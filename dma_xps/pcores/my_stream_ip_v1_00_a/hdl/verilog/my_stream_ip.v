==> flow/design.v <==
module my_stream_ip 
	(
		ACLK,
		ARESETN,
		S_AXIS_TREADY,
		S_AXIS_TDATA,
		S_AXIS_TLAST,
		S_AXIS_TVALID,
		M_AXIS_TVALID,
		M_AXIS_TDATA,
		M_AXIS_TLAST,
		M_AXIS_TREADY,
		M_AXIS_TKEEP
	);
input                          ACLK;     
input                          ARESETN;  
output                         S_AXIS_TREADY;   
input      [31 : 0]            S_AXIS_TDATA;    
input                          S_AXIS_TLAST;    
input                          S_AXIS_TVALID;   
output                         M_AXIS_TVALID;   
output     [31 : 0]            M_AXIS_TDATA;    
output                         M_AXIS_TLAST;    
input                          M_AXIS_TREADY;   
output     [3:0]               M_AXIS_TKEEP;    
   localparam NUMBER_OF_INPUT_WORDS  = 8;
   localparam NUMBER_OF_OUTPUT_WORDS = 8;
   localparam Idle  = 3'b100;
   localparam Read_Inputs = 3'b010;
   localparam Write_Outputs  = 3'b001;
   reg [2:0] state;
   reg [31:0] sum;
   reg [NUMBER_OF_INPUT_WORDS - 1:0] nr_of_reads;
   reg [NUMBER_OF_OUTPUT_WORDS - 1:0] nr_of_writes;
   assign S_AXIS_TREADY = (state == Read_Inputs);
   assign M_AXIS_TVALID = (state == Write_Outputs);
   assign M_AXIS_TDATA = sum;
   assign M_AXIS_TLAST = 1'b0;
   assign M_AXIS_TKEEP = 4'b1111;
   always @(posedge ACLK) 
   begin
      if (!ARESETN)
        begin
           state        <= Idle;
           nr_of_reads  <= 0;
           nr_of_writes <= 0;
           sum          <= 0;
        end
      else
        case (state)
          Idle:
            if (S_AXIS_TVALID == 1)
            begin
              state       <= Read_Inputs;
              nr_of_reads <= NUMBER_OF_INPUT_WORDS - 1;
              sum         <= 0;
            end
          Read_Inputs:
            if (S_AXIS_TVALID == 1) 
            begin
              sum  <=  sum + S_AXIS_TDATA;
              if (nr_of_reads == 0)
                begin
                  state        <= Write_Outputs;
                  nr_of_writes <= NUMBER_OF_OUTPUT_WORDS - 1;
                end
              else
                nr_of_reads <= nr_of_reads - 1;
            end
          Write_Outputs:
            if (M_AXIS_TREADY == 1) 
            begin
              if (nr_of_writes == 0) 
                 state <= Idle;
              else
                 nr_of_writes <= nr_of_writes - 1;
            end
        endcase
   end
endmodule
# Step by step through the tools: my_stream_ip
# The steps from the RTL of my_stream_ip to its reports follow in flow order.
# Line numbers count from 1 in the design file above.
# Library cell names are shortened.
# A cell with -- has no value.
[design] design="my_stream_ip" clock_port="ACLK" library="sky130hd" corner="tt_025C_1v80"

# Elaborated design
# Yosys after proc, flatten, opt, wreduce and memory -nomap, before mapping. Memory bits, and registers merged into a memory's read port (data or address), are not among the register bits. Print and check cells are not counted. Equal cells are merged and count once.
[bits] reg_bits=51
[op_classes] addsub=3 n_eq=10 muxes=18 reduce_and_logical=9
[op_table] cell="case mux 32 bit (select 2 bit)" count=1
[op_table] cell="two-way mux 32 bit" count=2
[op_table] cell="two-way mux 8 bit" count=7
[op_table] cell="adder 32 bit" count=1
[op_table] cell="case mux 8 bit (select 2 bit)" count=2
[op_table] cell="subtractor 8 x 1 -> 8 bit (second input constant)" count=2
[op_table] cell="logical NOT 8 bit" count=2
[op_table] cell="two-way mux 3 bit" count=5
[op_table] cell="inequality test 2 bit (second input constant)" count=7
[op_table] cell="case mux 3 bit (select 3 bit)" count=1
[op_table] cell="AND reduction 6 bit" count=1
[op_table] cell="AND reduction 5 bit" count=1
[op_table] cell="nonzero test 2 bit" count=2
[op_table] cell="AND reduction 4 bit" count=1
[op_table] cell="== test 3 x 1 -> 1 bit (second input constant)" count=1
[op_table] cell="== test 3 x 2 -> 1 bit (second input constant)" count=1
[op_table] cell="== test 3 bit (second input constant)" count=1
[op_table] cell="AND reduction 3 bit" count=1
[op_table] cell="nonzero test 3 bit" count=1

# Logic depth
# Yosys ltp: most cells in a row. Word level: on the elaborated netlist, between registers, memories and ports. Mapped: between sequential cells and ports; inverters and the memories' decode and read muxes count.
[depth] ltp_word=4 abc_area=0 mapped_depth=10

# Synthesis result
# Source: synth_stat.txt of the flow (Yosys; design flattened, memories mapped). It holds for the ABC_AREA given above (unset counts as 0); a run with the other value may have another netlist.
[by_type] cell_type="dfxtp_1" count=51
[by_type] cell_type="ha_1" count=34
[by_type] cell_type="nand2_1" count=54
[by_type] cell_type="a21oi_1" count=38
[by_type] cell_type="o21ai_0" count=38
[by_type] cell_type="xnor2_1" count=16
[by_type] cell_type="xor2_1" count=15
[by_type] cell_type="nor2_1" count=30
[by_type] cell_type="inv_1" count=20
[by_type] cell_type="nor3_1" count=15
[by_type] cell_type="and2_1" count=10
[by_type] cell_type="nor2b_1" count=10
[by_type] cell_type="a22oi_1" count=8
[by_type] cell_type="nand3_1" count=12
[by_type] cell_type="o21a_1" count=8
[by_type] cell_type="and3_1" count=9
[by_type] cell_type="a21o_1" count=7
[by_type] cell_type="nand4_1" count=8
# Other cell types: 48; their cells: 107.
[synth_totals] cells=490 area_um2=3892.5 sequential_area_um2=1021.0 flip_flops=51

# Path before layout
# Source: OpenSTA report_checks on the synthesized netlist (no wires, ideal clock, input and output delay 20% of the period each), path of least setup slack; recovery checks are left aside. Register names are those of the netlist, which keeps one name where synthesis merged equal registers.
[synth_timing] kind="input-to-reg" startpoint="input port S_AXIS_TDATA[0]" endpoint="register sum[28]" tclk_ns=3.22 in_delay_ns=0.644 setup_time_ns=0.117 arrival_ns=2.539 t_required_ns=3.103 slack_ns=0.564 delay_ns=2.012 stages=10 n_path_buf=0 synth_period_reached_ns=2.656
# "delay_ns" = arrival - input delay + setup time.
# "stages": output pins that drive a net of the path, with the launching flip-flop's if there is one; two outputs of one cell count as two.
# "synth_period_reached_ns" is the clock period less the worst setup slack; recovery checks do not enter. This is arithmetic on one report: input and output delays are still those of the set period (20% each).
# The rows between start and end are the longest chain of elaborated cells between them; the timing report does not say that the signal goes this way. Where chains are equally long, one stands for them.
# A line is the first line of the expression or statement that the cell stems from. Yosys adds cells for indexed reads and writes and turns some case tables into memories.
# At most two assigning lines are given for a register; there are more.
[synth_between] path_cell_list="ha_1 -> inv_1 -> fa_1 -> and2b_1 -> o2111ai_2 -> a21oi_1 -> o31ai_4 -> o21ai_0 -> nand4_1 -> a32o_1" elab_chain_len=3 cone_cells=3 cone_lines=3
[synth_rtl] item="start, declared" line=18 text="input      [31 : 0]            S_AXIS_TDATA;"
[synth_rtl] item="adder 32 bit" line=61 text="sum  <=  sum + S_AXIS_TDATA;"
[synth_rtl] item="two-way mux 32 bit" line=59 text="if (S_AXIS_TVALID == 1)"
[synth_rtl] item="case mux 32 bit (select 2 bit)" line=50 text="case (state)"
[synth_rtl] item="end, assigned" line=47 text="sum          <= 0;"
[synth_rtl] item="end, assigned" line=61
[synth_rtl] item="end, declared" line=32 text="reg [31:0] sum;"

# Path in the finished layout
# From the final timing report of flow run A: the path of least setup slack in the routed layout; clock arrival at registers is part of the times.
[layout_timing] kind="input-to-reg" startpoint="input port S_AXIS_TDATA[0]" endpoint="register sum[28]" tclk_ns=3.75 in_delay_ns=0.75 setup_time_ns=0.09 arrival_ns=3.38 t_required_ns=3.97 slack_ns=0.60 stages=11 n_path_buf=1
# The rows between start and end are the longest chain of elaborated cells between them; the timing report does not say that the signal goes this way. Where chains are equally long, one stands for them.
# At most two assigning lines are given for a register; there are more.
[layout_between] path_cell_list="clkdlybuf4s50_1 -> ha_1 -> inv_1 -> fa_1 -> and2b_1 -> o2111ai_2 -> a21oi_1 -> o31ai_4 -> o21ai_0 -> nand4_1 -> a32o_1" elab_chain_len=3 cone_cells=3 cone_lines=3
[layout_rtl] item="start, declared" line=18 text="input      [31 : 0]            S_AXIS_TDATA;"
[layout_rtl] item="adder 32 bit" line=61 text="sum  <=  sum + S_AXIS_TDATA;"
[layout_rtl] item="two-way mux 32 bit" line=59 text="if (S_AXIS_TVALID == 1)"
[layout_rtl] item="case mux 32 bit (select 2 bit)" line=50 text="case (state)"
[layout_rtl] item="end, assigned" line=47 text="sum          <= 0;"
[layout_rtl] item="end, assigned" line=61
[layout_rtl] item="end, declared" line=32 text="reg [31:0] sum;"

# 2 stored runs of my_stream_ip in the flow (synthesis by Yosys, layout by OpenROAD, sky130hd cells), in arbitrary order. Constraints: input delay and output delay 20% of the set period each, output load 0.01 pF.
# "clock_period_reached_ns": clock period set for the run, less the worst setup slack. It is reckoned from that one timing run; input and output delays stay at 20% of the period that was set.
# "worst_path_time_ns" means the part of the period allowed to the worst setup path (the constraints hold back 20% at inputs and 20% at outputs) less its slack; where the path has registers, the arrival times of their clocks count too.
# "power_w" rests on the timing tool's default activity at the inputs, not on a simulated workload.
run="flow run A" settings period_ns=3.75 CORE_UTILIZATION=40 PLACE_DENSITY=0.52 TNS_END_PERCENT=70 ABC_AREA=0 GPL_TIMING_DRIVEN=1 GPL_ROUTABILITY_DRIVEN=0 CTS_CLUSTER_SIZE=57 CTS_CLUSTER_DIAMETER=81 CAP_MARGIN=25 SLEW_MARGIN=40 CORE_MARGIN=2
run="flow run A" results clock_period_reached_ns=3.153 power_w=0.001438 synth_area_um2=3892.5 utilization_pct=49.8 setupTns_ns=0.000 ws_hold_ns=0.490 layout_stdcell_area_um2=4780.8 setup_ws_ns=0.597 worst_path_time_ns=2.40 worstPathKind="input-to-reg" design.die.area_um2=10536.0
run="flow run B" settings period_ns=3.63 CORE_UTILIZATION=65 SETUP_SLACK_MARGIN=0.95 CORE_MARGIN=7 GPL_ROUTABILITY_DRIVEN=1 SLEW_MARGIN=25 MIN_ROUTING_LAYER="met1" CAP_MARGIN=20
run="flow run B" results clock_period_reached_ns=2.917 power_w=0.001675 synth_area_um2=3892.5 utilization_pct=91.6 setupTns_ns=0.000 ws_hold_ns=0.510 layout_stdcell_area_um2=5361.4 setup_ws_ns=0.713 worst_path_time_ns=2.19 worstPathKind="input-to-reg" design.die.area_um2=8351.2
