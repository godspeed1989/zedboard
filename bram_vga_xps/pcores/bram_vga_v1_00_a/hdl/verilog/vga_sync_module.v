==> flow/design.v <==
module vga_sync_module
(
	input VGA_CLK,
	output VGA_HS, VGA_VS, valid,
	output [11-1:0] X, Y
);
reg [11-1:0] Count_H;
always @ (posedge VGA_CLK)
	if(Count_H == (56+120+64+800))
		Count_H <= 0;
	else
		Count_H <= Count_H + 1'b1;
reg [11-1:0] Count_V;
always @ (posedge VGA_CLK)
	if(Count_V == (37+6+23+600))
		Count_V <= 0;
	else if(Count_H == (56+120+64+800))
		Count_V <= Count_V + 1'b1;
reg valid_r;
always @ (posedge VGA_CLK)
	if( (Count_H > 120+64 && Count_H < 120+64+800+1) &&
		(Count_V > 6+23 && Count_V < (37+6+23+600)-1) )
		valid_r <= 1'b1;
	else
		valid_r <= 1'b0;
assign VGA_HS = (Count_H <= 120) ? 1'b0 : 1'b1;
assign VGA_VS = (Count_V <= 6) ? 1'b0 : 1'b1;
assign valid = valid_r;
assign X = valid_r ? (Count_H-120-64-1) : 11'd0;
assign Y = valid_r ? (Count_V-6-23-1) : 11'd0;
endmodule
### Tool chain data of vga_sync_module

Tool output for the design above, in the order of the flow.
Line numbers count from 1 in the design file above.
Cell names lack the library's common part.
A cell with n/a has no value.

| set-up | value |
|---|---|
| top module | vga_sync_module |
| clock input | VGA_CLK |
| library | sky130hd |
| library corner | tt_025C_1v80 |

### Elaborated design

Source: Yosys, flattened and elaborated, memories not mapped. Widths are those after wreduce; folded enables and synchronous resets count as part of the registers. Registers that Yosys merges into a memory's read port (data or address) are not register bits. Print and check cells do not count. Equal cells are merged and count once.

| storage and ports | value |
|---|---|
| register bits | 23 |
| bits of input ports | 1 |
| output and inout port bits | 25 |

| operators by class | value |
|---|---|
| add/sub/neg operators | 8 |
| $lt $le $gt $ge | 6 |
| equal/unequal tests | 2 |
| muxes and demuxes | 5 |
| reduce/logical cells | 3 |

Operators with widths:

| kind | number |
|---|---|
| adder 11 x 1 -> 11 bit with constant B | 2 |
| less-than comparator 11 x 10 -> 1 bit with constant B | 2 |
| subtractor 11 x 2 -> 11 bit with constant B | 2 |
| two-way mux 11 bit | 2 |
| equality test 11 x 10 -> 1 bit with constant B | 1 |
| equality test 11 bit with constant B | 1 |
| subtractor 11 x 3 -> 11 bit with constant B | 1 |
| less-or-equal comparator 11 x 3 -> 1 bit with constant B | 1 |
| > comparator 11 x 5 -> 1 bit with constant B | 1 |
| subtractor 11 x 6 -> 11 bit with constant B | 1 |
| subtractor 11 x 7 -> 11 bit with constant B | 1 |
| less-or-equal comparator 11 x 7 -> 1 bit with constant B | 1 |
| subtractor 11 x 8 -> 11 bit with constant B | 1 |
| > comparator 11 x 8 -> 1 bit with constant B | 1 |
| logical AND 1 bit | 3 |
| two-way mux 1 bit | 3 |

### Depth

Longest topological path by Yosys (ltp), each cell counted once; first at word level (registers and memories cut), then after technology mapping (sequential cells cut; the memories' decode and read muxes count).

| depth | value |
|---|---|
| word-level depth | 4 |
| ABC_AREA | 0 |
| depth in mapped cells | 7 |

### Netlist

Source: synth_stat.txt of the flow (Yosys; design flattened, memories mapped). It holds for the ABC_AREA given above (unset counts as 0); a run with the other value may have another netlist.

| synthesis totals | value |
|---|---|
| mapped cells | 209 |
| cell area after synthesis | 1756.7 µm² |
| flip-flops | 23 |
| buffer cells | 19 |

Cell types:

| cell | number |
|---|---|
| dfxtp_1 | 23 |
| ha_1 | 10 |
| xnor2_1 | 14 |
| xor2_1 | 13 |
| buf_6 | 10 |
| and2_1 | 15 |
| nand2_1 | 16 |
| nor2_1 | 14 |
| nand3_1 | 10 |
| nand4_1 | 6 |
| nor4_1 | 5 |
| or3_1 | 5 |
| inv_1 | 7 |
| a21oi_1 | 5 |
| nor2b_1 | 4 |
| a21boi_0 | 3 |
| nand3b_1 | 3 |
| nor3b_1 | 3 |

Not listed: further types 29, cells in them 43.

### Worst setup path after synthesis

Source: OpenSTA report_checks on the synthesized netlist (no wires, ideal clock, input and output delay 20% of the period each), path of least setup slack; recovery checks are left aside. Register names are those of the netlist, which keeps one name where synthesis merged equal registers.

| timing after synthesis | value |
|---|---|
| kind | flip-flop to flip-flop |
| start | reg Count_H[5] |
| end | reg Count_V[10] |
| clock period | 1820 ps |
| library setup time | 72 ps |
| launch time at the first pin | 0 ps |
| arrival | 1858 ps |
| required time | 1748 ps |
| path slack | -110 ps |
| path delay | 1930 ps |
| stages on the path | 7 |
| path buffers | 2 |
| synthesis period reached | 1930 ps |

"path delay" is the arrival time less input delay plus setup time.
"stages on the path" counts driving pins, that of a launching flip-flop among them; a cell with two outputs on the path counts twice.
"synthesis period reached" is the clock period less the worst setup slack; recovery checks do not enter. This is arithmetic on one report: input and output delays are still those of the set period (20% each).
Between the ends stands the longest chain of elaborated cells between them, by number of cells; it is not shown to be the way that was timed. Of several equally long chains one is given.
Each line given opens the expression or statement behind the cell; cells for indexed reads and writes are added by Yosys, which also makes memories of some case tables.

| on the way, after synthesis | value |
|---|---|
| cell sequence | dfxtp_1 -> buf_6 -> or4b_4 -> or3_1 -> buf_6 -> nor4_4 -> xor2_1 |
| cells in the longest elaborated chain | 1 |
| elaborated cells on any way between the ends | 1 |
| those cells by class | eq/ne (1) |

Ends and longest elaborated chain, after synthesis:

| element | line | source |
|---|---|---|
| start: declaration | 7 | `reg [11-1:0] Count_H;` |
| start: assignment | 10 | `Count_H <= 0;` |
| start: assignment | 12 | `Count_H <= Count_H + 1'b1;` |
| equality test 11 bit | 17 | `else if(Count_H == (56+120+64+800))` |
| end: assignment | 16 | `Count_V <= 0;` |
| end: assignment | 18 | `Count_V <= Count_V + 1'b1;` |
| end: declaration | 13 | `reg [11-1:0] Count_V;` |

### Worst path after layout

Path of least setup slack in the final report of entry B (OpenROAD, finished layout, wires in). Where an end is a register, its clock arrival counts in the times.
The path's times are printed in steps of 10 ps; the period is the one set.

| timing after layout | value |
|---|---|
| kind | flip-flop to output port |
| start | reg Count_V[1] |
| end | out VGA_VS |
| clock period | 2050 ps |
| external output delay | 410 ps |
| launch time at the first pin | 270 ps |
| arrival | 1630 ps |
| required time | 1640 ps |
| path slack | 10 ps |
| stages on the path | 7 |
| path buffers | 2 |

Between the ends stands the longest chain of elaborated cells between them, by number of cells; it is not shown to be the way that was timed. Of several equally long chains one is given.

| on the way, after layout | value |
|---|---|
| cell sequence | dfxtp_4 -> ha_2 -> nand2_2 -> a2111oi_4 -> buf_4 -> nand3b_1 -> clkbuf_2 |
| cells in the longest elaborated chain | 2 |
| elaborated cells on any way between the ends | 2 |
| RTL lines with such cells | 1 |
| those cells by class | compare (1); mux (1) |

Ends and longest elaborated chain, after layout:

| element | line | source |
|---|---|---|
| start: declaration | 13 | `reg [11-1:0] Count_V;` |
| start: assignment | 16 | `Count_V <= 0;` |
| start: assignment | 18 | `Count_V <= Count_V + 1'b1;` |
| less-or-equal comparator 11 x 3 -> 1 bit | 27 | `assign VGA_VS = (Count_V <= 6) ? 1'b0 : 1'b1;` |
| two-way mux 1 bit | 27 |  |
| end: declaration | 4 | `output VGA_HS, VGA_VS, valid,` |

Memo
Re: implementation data of vga_sync_module

Measured data: module vga_sync_module, platform sky130hd, 2 stored runs of the flow under differing settings, order arbitrary. Input and output delays are each 20% of the period that was set; the output load is 0.01 pF.
"period reached" means the clock period less the worst setup slack. The figure is calculated, with input and output delays left at 20% of the set period.
"time used up by the worst setup path" = time allowed to the worst setup path (clock period - input delay - output delay, where it has them) - its slack; a late launch clock adds to it, a late capture clock takes from it.
"total power after layout": no workload was simulated; the value follows from the tool's default switching activity.
"time used up by the worst setup path" is given in steps of 10 ps.
Settings: -- = not set for that run.
Among the results, -- means that no value is shown for the run.

| name | entry A | entry B |
|---|---|---|
| period_ns | 1.72 | 2.05 |
| CORE_UTILIZATION | 49 | 33 |
| PLACE_DENSITY_LB_ADDON | 0.14 | -- |
| HOLD_SLACK_MARGIN | 0.01 | -- |
| CORE_MARGIN | 4 | 10 |
| CELL_PAD_IN_SITES_GLOBAL_PLACEMENT | 3 | 0 |
| ABC_AREA | 0 | 0 |
| GPL_ROUTABILITY_DRIVEN | 0 | -- |
| MIN_ROUTING_LAYER | met2 | -- |
| MAX_ROUTING_LAYER | met5 | met5 |
| CAP_MARGIN | 20 | 20 |
| SLEW_MARGIN | 20 | 25 |
| PLACE_DENSITY | -- | 0.5 |
| CORE_ASPECT_RATIO | -- | 0.55 |
| CELL_PAD_IN_SITES_DETAIL_PLACEMENT | -- | 1 |
| TNS_END_PERCENT | -- | 85 |
| Yosys chip area after synthesis (µm²) | -- | 1756.7 |
| area inside the die boundary (µm²) | -- | 8773.1 |
| std-cell area (final layout) (µm²) | -- | 2542.4 |
| utilization | -- | 0.502 |
| smallest setup slack (ps) | -- | 11 |
| total negative setup slack (ps) | -- | 0 |
| post-route worst hold slack (ps) | -- | 554 |
| total power after layout (W) | -- | 0.000732 |
| period reached (ps) | -- | 2039 |
| time used up by the worst setup path (ps) | -- | 1630 |
| type of the worst setup path | -- | flip-flop to output port |

Entry A: incomplete, placement halted on FLW-0024
